==> flow/design.v <==
module constant_pwm_module 
#(parameter C_RES = 8, C_DUTY_CYCLE=2**(C_RES-2))
(
		input i_clk,   
		input i_en,
		output wire o_clk
	);
	localparam C_MIN_DUTY_CYCLE = ~C_DUTY_CYCLE;
	reg r_state = 0;
	reg[C_RES-1:0] r_pwn_counter = 1;
	assign o_clk = r_state && i_en;
	always @(posedge i_clk) begin
		if(r_pwn_counter == 1) begin
			r_state <= ~r_state;
			r_pwn_counter <= r_state ? C_MIN_DUTY_CYCLE : C_DUTY_CYCLE;
		end else begin
			r_pwn_counter <= r_pwn_counter - 1;
		end          
	end
endmodule
module var_pwm_module 
#(parameter C_RES = 8)(
		input i_clk,   
		input i_en,
		input [C_RES-1:0] i_duty_cycle,
		output wire o_clk
	);
	wire [C_RES-1:0] w_duty_cycle;
	assign w_duty_cycle = i_duty_cycle == 0 ? 1 : i_duty_cycle;
	wire [C_RES-1:0] w_comp_duty_cycle;
	assign w_comp_duty_cycle = ~w_duty_cycle;
	reg r_state = 0;
	reg[C_RES-1:0] r_pwn_counter = 1;
	reg[C_RES-1:0] r_last_duty_cycle = 1;
	assign o_clk = r_state && i_en;
	always @(posedge i_clk) begin    
		r_last_duty_cycle <= w_duty_cycle;
		if(r_last_duty_cycle != w_duty_cycle) begin
			r_pwn_counter <= w_comp_duty_cycle - 1;
			r_state <= 0;
		end else begin
			if(r_pwn_counter == 1) begin
				r_state <= ~r_state;
				r_pwn_counter <= r_state ? w_comp_duty_cycle : w_duty_cycle;
			end else begin
				r_pwn_counter <= r_pwn_counter - 1;
			end
		end     
	end
endmodule
**Tool chain data of var_pwm_module**

Tool output for the design above, in the order of the flow.
Line numbers count from 1 in the design file above.
Library cell names are shortened.
A cell with n/a has no value.

- Top module: var_pwm_module
- Clock: i_clk
- Cell library: sky130hd
- Timing corner: tt_025C_1v80

**Word-level counts**

Yosys after proc, flatten, opt, wreduce and memory -nomap, before mapping. Enables and synchronous resets that opt folds into registers are not counted as muxes. Memory bits, and registers merged into a memory's read port (data or address), are not among the register bits. Print and check cells are not counted. Equal cells are merged and count once.

- Register bits: 17
- Output and inout bits: 1
- Word-level cells: 15

- Add/subtract/negate cells: 2
- Eq/ne operators: 2
- Mux-type cells: 4
- Bitwise gates (word level): 2
- Reductions and logical operators: 2

Operators with widths:

| operator | number |
|---|---|
| two-way mux 8 bit | 4 |
| subtractor 8 x 1 -> 8 bit (second input constant) | 2 |
| equality test 8 x 1 -> 1 bit (second input constant) | 1 |
| != test 8 bit | 1 |
| NOT 8 bit | 1 |
| zero test 8 bit | 1 |
| logical AND 1 bit | 1 |
| NOT 1 bit | 1 |

**Depth**

Yosys ltp: most cells in a row. Word level: on the elaborated netlist, between registers, memories and ports. Mapped: between sequential cells and ports; inverters and the memories' decode and read muxes count.

- Depth after elaboration: 6
- ABC_AREA: 0
- Mapped depth: 9
- Gate-level depth less buffers: 7

**Netlist**

The flow's flattened synthesis, as Yosys stat reports it; memories are mapped. The netlist is that of the ABC_AREA named above (0 if unset); the other value can give another one.
The area totals of this step are shown rounded.

- Mapped cells: 120
- Mapped area: 0.001 mm^2
- Area of sequential cells: 0.00034 mm^2
- Mapped flip-flops: 17
- Buffer cells: 16

Cells by type:

| type | number |
|---|---|
| dfxtp_1 | 17 |
| xnor2_1 | 18 |
| mux2i_1 | 7 |
| xor2_1 | 7 |
| clkbuf_1 | 15 |
| a21oi_1 | 6 |
| nor2_1 | 8 |
| ha_1 | 2 |
| nor3_1 | 4 |
| nand2_1 | 5 |
| mux2_4 | 1 |
| nand3_1 | 3 |
| or4_1 | 2 |
| nor4_1 | 2 |
| o211ai_2 | 1 |
| buf_6 | 1 |
| inv_1 | 3 |
| mux2_1 | 1 |

Other cell types: 17; their cells: 17.

**Worst setup path after synthesis**

Path of least setup slack by OpenSTA after synthesis, without wires, with an ideal clock, recovery checks aside; 20% of the period is set as input and as output delay. Where synthesis merged equal registers, the netlist keeps one of their names.

- Kind: reg2reg
- Start: reg r_pwn_counter[4]
- End: reg r_pwn_counter[1]
- Clock period: 2.74 ns
- Launch time at the first pin: 0.000 ns
- Data arrival time: 2.012 ns
- Data required time: 2.667 ns
- Slack: 0.655 ns
- Path delay: 2.085 ns
- Driving pins on the path: 7
- Buffers on the path: 1
- Synthesis period reached: 2.085 ns

"path delay" = arrival - input delay + setup time.
"driving pins on the path": output pins that drive a net of the path, with the launching flip-flop's if there is one; two outputs of one cell count as two.
"synthesis period reached" = period - worst setup slack (recovery checks aside). The figure is calculated, with input and output delays left at 20% of the set period.
The rows between start and end are the longest chain of elaborated cells between them; the timing report does not say that the signal goes this way. Where chains are equally long, one stands for them.
A line is the first line of the expression or statement that the cell stems from. Yosys adds cells for indexed reads and writes and turns some case tables into memories.
At most two assigning lines are given for a register; there are more.

- Cell sequence: dfxtp_1 -> or4_4 -> or3_1 -> buf_6 -> mux2_4 -> mux2_2 -> o211ai_2
- Cells in the longest elaborated chain: 3

RTL lines, path post-synthesis:

| what | line | text |
|---|---|---|
| start: declaration | 33 | `reg[C_RES-1:0] r_pwn_counter = 1;` |
| start: assignment | 39 | `r_pwn_counter <= w_comp_duty_cycle - 1;` |
| start: assignment | 44 | `r_pwn_counter <= r_state ? w_comp_duty_cycle : w_duty_cycle;` |
| equality test 8 x 1 -> 1 bit | 42 | `if(r_pwn_counter == 1) begin` |
| two-way mux 8 bit | 42 |  |
| two-way mux 8 bit | 38 | `if(r_last_duty_cycle != w_duty_cycle) begin` |
| end: assignment | 39 |  |
| end: assignment | 44 |  |
| end: declaration | 33 |  |

**Path in the finished layout**

Path of least setup slack in the final report of flow run A (OpenROAD, finished layout, wires in). Where an end is a register, its clock arrival counts in the times.

- Kind: in2out
- Start: in i_en
- End: out o_clk
- Clock period: 3.04 ns
- Input delay: 0.61 ns
- Launch time at the first pin: 0.61 ns
- Data arrival time: 1.70 ns
- Data required time: 2.43 ns
- Slack: 0.74 ns
- Driving pins on the path: 3
- Buffers on the path: 2

The rows between start and end are the longest chain of elaborated cells between them; the timing report does not say that the signal goes this way. Where chains are equally long, one stands for them.

- Cell sequence: clkdlybuf4s50_1 -> and2_1 -> clkdlybuf4s50_1
- Cells in the longest elaborated chain: 1

RTL lines, path after layout:

| what | line | text |
|---|---|---|
| start: declaration | 24 | `input i_en,` |
| logical AND 1 bit | 35 | `assign o_clk = r_state && i_en;` |
| end: declaration | 26 | `output wire o_clk` |

# Flow runs of var_pwm_module

Module var_pwm_module, platform sky130hd: 2 stored runs of the flow (Yosys, OpenROAD) with differing settings, in no particular order. Input and output delays are each 20% of the period that was set; the output load is 0.01 pF.
"period achieved": clock period set for the run, less the worst setup slack. It is reckoned from that one timing run; input and output delays stay at 20% of the period that was set.
By "time of the worst setup path" is meant the share of the clock period that the worst setup path is allowed (20% is reserved at inputs, 20% at outputs), minus its slack. Clock arrival times at its registers enter into it.
"total power of the final layout" rests on the timing tool's default activity at the inputs, not on a simulated workload.
Results are given in rounded form.

### Flow run A

Settings: `period_ns=3.04`, `CORE_UTILIZATION=29`, `SETUP_SLACK_MARGIN=0.03`, `PLACE_DENSITY_LB_ADDON=0.03`, `CORE_ASPECT_RATIO=1.5`, `CELL_PAD_IN_SITES_GLOBAL_PLACEMENT=3`, `CTS_CLUSTER_SIZE=34`, `CTS_CLUSTER_DIAMETER=90`, `CAP_MARGIN=10`, `MIN_ROUTING_LAYER=met1`, `MAX_ROUTING_LAYER=met4`, `CORE_MARGIN=2`, `SLEW_MARGIN=20`

- Area of the synthesized netlist: 0.001 mm^2
- Die area: 0.0041 mm^2
- Area of the standard cells in the finished layout: 0.0012 mm^2
- Setup slack of the worst path: 0.74 ns
- Final setup TNS: 0.000 ns
- Total power of the final layout: 0.50 mW
- Period achieved: 2.304 ns
- Time of the worst setup path: 1.09 ns
- Type of the worst setup path: in2out

### Flow run B

Settings: `period_ns=1.71`, `CORE_UTILIZATION=31`, `SETUP_SLACK_MARGIN=0.3`, `PLACE_DENSITY_LB_ADDON=0.21`, `CORE_ASPECT_RATIO=0.61`, `CELL_PAD_IN_SITES_GLOBAL_PLACEMENT=2`, `TNS_END_PERCENT=35`, `GPL_TIMING_DRIVEN=1`, `CTS_CLUSTER_SIZE=79`, `CAP_MARGIN=15`, `CORE_MARGIN=2`, `SLEW_MARGIN=20`

- Area of the synthesized netlist: 0.001 mm^2
- Die area: 0.0039 mm^2
- Area of the standard cells in the finished layout: 0.0015 mm^2
- Setup slack of the worst path: -0.31 ns
- Final setup TNS: -1.8 ns
- Total power of the final layout: 0.97 mW
- Period achieved: 2.022 ns
- Time of the worst setup path: 2.02 ns
- Type of the worst setup path: reg2reg
