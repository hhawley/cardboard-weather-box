==> flow/design.v <==
module const_time_interval 
#(parameter C_BITS = 8, C_F = 16, C_OFFSET = 0) (
    input i_clk,   
    input i_rst,     
    input i_en,
    output o_timer
  );
  reg r_state = 0;
  reg[C_BITS-1:0] r_pwn_counter = C_F - 1 - C_OFFSET;
  assign o_timer = r_state && i_en;
  always @(posedge i_clk) begin
      if(i_rst) begin
        r_pwn_counter <= C_F - 1;
        r_state <= 0;
      end else begin
        if(r_pwn_counter == 1) begin
          r_state <= ~r_state;
          r_pwn_counter <= r_state ? C_F - 1: 1;
        end else begin
          r_pwn_counter <= r_pwn_counter - 1;
        end
      end          
  end
endmodule
module var_time_interval #(parameter C_BITS = 8) (
    input i_clk,   
    input i_rst,     
    input i_en,
    input [C_BITS-1:0] i_f,      
    output o_timer
  );
  reg r_state = 0;
  reg[C_BITS-1:0] r_pwn_counter = 1;
  reg[C_BITS-1:0] last_f = 0;
  assign o_timer = r_state && i_en;
  always @(posedge i_clk) begin
      last_f <= i_f;
      if((last_f != i_f) || i_rst) begin
        r_pwn_counter <= i_f - 1;
        r_state <= 0;
      end else begin
        if(r_pwn_counter == 1) begin
          r_state <= ~r_state;
          r_pwn_counter <= r_state ? i_f - 1: 1;
        end else begin
          r_pwn_counter <= r_pwn_counter - 1;
        end
      end          
  end
endmodule
* Reports on const_time_interval
Tool output for the design above, in the order of the flow.
Lines are those of the file above, counted from 1.
Library cell names are shortened.
The mark n/a stands for no value.
- Top module :: const_time_interval
- Clock :: i_clk
- Cell library :: sky130hd
- Library corner :: tt_025C_1v80

* After elaboration
Yosys after proc, flatten, opt, wreduce and memory -nomap, before mapping. Enables and synchronous resets that opt folds into registers are not counted as muxes. Memory bits, and registers merged into a memory's read port (data or address), are not among the register bits. Print and check cells are not counted. Equal cells are merged and count once.
- $add $sub $neg :: 1
- Multiply operators :: 0
- Divide/modulo/power cells :: 0
- Magnitude comparators :: 0
- Equality and inequality tests :: 1
- Shifts and indexed selects :: 0
- Muxes and demuxes :: 2
- Bitwise gates (word level) :: 1
- Reduce/logical cells :: 1
** Operator list (count)
- 8-bit by 1-bit subtractor with 8-bit output (second input constant) :: 1
- 8-bit by 1-bit equality test with 1-bit output (second input constant) :: 1
- 8-bit two-way mux :: 1
- 4-bit two-way mux :: 1
- 1-bit logical AND :: 1
- 1-bit inverter :: 1
- Register bits after elaboration :: 9
- Latch bits :: 0
- RAM bits :: 0
- Bits in read-only memories :: 0
- Word width x clocked read ports :: 0
- Memories kept :: 0
- Input bits :: 3
- Output and inout port bits :: 1
- Elaborated cells :: 8

* Logic depth
Longest topological path by Yosys (ltp), each cell counted once; first at word level (registers and memories cut), then after technology mapping (sequential cells cut; the memories' decode and read muxes count).
- Depth in word-level cells :: 2
- ABC_AREA :: 0
- Gate-level depth with buffers :: 5
- Mapped depth without buffers :: 5

* Mapped cells and area
Yosys stat after the flow's synthesis: flattened, memories mapped to cells. It holds for the ABC_AREA given above (unset counts as 0); a run with the other value may have another netlist.
The area totals of this step are shown rounded.
** Cells by type
- dfxtp_1 :: count 9, total area 180.173 um2
- or4_1 :: count 4, total area 30.029 um2
- a21oi_1 :: count 5, total area 25.024 um2
- ha_1 :: count 2, total area 25.024 um2
- o21ai_0 :: count 5, total area 25.024 um2
- or3_1 :: count 3, total area 18.768 um2
- or3b_2 :: count 2, total area 17.517 um2
- xnor2_1 :: count 2, total area 17.517 um2
- a21o_1 :: count 2, total area 15.014 um2
- inv_1 :: count 3, total area 11.261 um2
- o21ba_2 :: count 1, total area 10.01 um2
- a211o_1 :: count 1, total area 8.758 um2
- a2bb2oi_1 :: count 1, total area 8.758 um2
- nand2_1 :: count 2, total area 7.507 um2
- o21bai_1 :: count 1, total area 7.507 um2
- o31ai_1 :: count 1, total area 7.507 um2
- and2_1 :: count 1, total area 6.256 um2
- nor2b_1 :: count 1, total area 6.256 um2
Not listed: further types 3, cells in them 3.
- Cell count :: 49
- Mapped area :: 0.0004417 mm2
- Area of sequential cells :: 0.0001802 mm2
- Flip-flop cells :: 9
- Buffers :: 1

* Worst setup path after synthesis
Path of least setup slack by OpenSTA after synthesis, without wires, with an ideal clock, recovery checks aside; 20% of the period is set as input and as output delay. Where synthesis merged equal registers, the netlist keeps one of their names.
- Path kind :: register to register
- From :: reg r_pwn_counter[0]
- To :: reg r_pwn_counter[2]
- Clock period :: 1.8 ns
- Library setup time :: 0.114 ns
- Time at the first pin :: 0.000 ns
- Arrival :: 1.555 ns
- Required time :: 1.686 ns
- Path slack :: 0.131 ns
- Path delay :: 1.669 ns
- Driving pins on the path :: 5
- Path buffers :: 0
- Synthesis period reached :: 1.669 ns
"path delay" = arrival - input delay + setup time.
"driving pins on the path": output pins that drive a net of the path, with the launching flip-flop's if there is one; two outputs of one cell count as two.
"synthesis period reached" = period - worst setup slack (recovery checks aside). The figure is calculated, with input and output delays left at 20% of the set period.
The rows between start and end are the longest chain of elaborated cells between them; the timing report does not say that the signal goes this way. Where chains are equally long, one stands for them.
Each line given opens the expression or statement behind the cell; cells for indexed reads and writes are added by Yosys, which also makes memories of some case tables.
A register here has more assigning lines than the two given.
- Cells stage by stage :: dfxtp_1 > ha_1 > or3b_2 > or3_1 > a21o_1
- Length of the longest elaborated chain :: 2
- Elaborated cells on any way between the ends :: 3
- Source lines of those cells :: 2
- Those cells by class :: add/sub (1); eq/ne (1); mux (1)
** RTL lines, path post-synthesis
- start: declaration :: line 9 : reg[C_BITS-1:0] r_pwn_counter = C_F - 1 - C_OFFSET;
- start: assignment :: line 13 : r_pwn_counter <= C_F - 1;
- start: assignment :: line 18 : r_pwn_counter <= r_state ? C_F - 1: 1;
- 8-bit by 1-bit subtractor with 8-bit output :: line 20 : r_pwn_counter <= r_pwn_counter - 1;
- 8-bit two-way mux :: line 16 : if(r_pwn_counter == 1) begin
- end: assignment :: line 13
- end: assignment :: line 18
- end: declaration :: line 9

Subject: flow runs of const_time_interval

Hi,

2 stored runs of const_time_interval in the flow (synthesis by Yosys, layout by OpenROAD, sky130hd cells), in arbitrary order. Constraints: input delay and output delay 20% of the set period each, output load 0.01 pF.

* Run A
** Files
==> flow/run.sh <==
#!/bin/bash
# the make line also repeats the synthesis and layout settings of config.mk as NAME=value (left out here)
make -C /OpenROAD-flow-scripts/flow DESIGN_CONFIG=/design/flow/config.mk WORK_HOME=/design/flow/orfs CLKGATE_MAP_FILE= finish
==> flow/config.mk <==
export PLATFORM = sky130hd
export DESIGN_NAME = const_time_interval
export DESIGN_NICKNAME = const_time_interval
export VERILOG_FILES = /design/flow/design.v
export SDC_FILE = /design/flow/constraint.sdc
export NUM_CORES = 4
export LEC_CHECK = 0
export CAP_MARGIN = 20
export CORE_MARGIN = 2
export CORE_UTILIZATION = 72
export MAX_ROUTING_LAYER = met5
export MIN_ROUTING_LAYER = met2
export PLACE_DENSITY_LB_ADDON = 0.09
export SETUP_SLACK_MARGIN = 0.43
export SLEW_MARGIN = 0
export TNS_END_PERCENT = 95
==> flow/constraint.sdc <==
create_clock -name core_clock -period 2.23 [get_ports {i_clk}]
set_input_delay 0.4460 -clock core_clock [delete_from_list [all_inputs] [get_ports {i_clk}]]
set_output_delay 0.4460 -clock core_clock [all_outputs]
set_load 0.01 [all_outputs]
** Results
Stopped before the end: floorplanning reported PDN-0185.

* Run B
** Files
==> flow/run.sh <==
#!/bin/bash
# the make line also repeats the synthesis and layout settings of config.mk as NAME=value (left out here)
make -C /OpenROAD-flow-scripts/flow DESIGN_CONFIG=/design/flow/config.mk WORK_HOME=/design/flow/orfs CLKGATE_MAP_FILE= finish
==> flow/config.mk <==
export PLATFORM = sky130hd
export DESIGN_NAME = const_time_interval
export DESIGN_NICKNAME = const_time_interval
export VERILOG_FILES = /design/flow/design.v
export SDC_FILE = /design/flow/constraint.sdc
export NUM_CORES = 4
export LEC_CHECK = 0
export ABC_AREA = 0
export CAP_MARGIN = 15
export CORE_MARGIN = 2
export CORE_UTILIZATION = 54
export CTS_CLUSTER_SIZE = 82
export GPL_TIMING_DRIVEN = 0
export MAX_ROUTING_LAYER = met5
export MIN_ROUTING_LAYER = met2
export PLACE_DENSITY_LB_ADDON = 0.11
export SETUP_SLACK_MARGIN = 0.04
export SLEW_MARGIN = 20
==> flow/constraint.sdc <==
create_clock -name core_clock -period 2.19 [get_ports {i_clk}]
set_input_delay 0.4380 -clock core_clock [delete_from_list [all_inputs] [get_ports {i_clk}]]
set_output_delay 0.4380 -clock core_clock [all_outputs]
set_load 0.01 [all_outputs]
** Results
Stopped before the end: floorplanning reported PDN-0185.

Regards
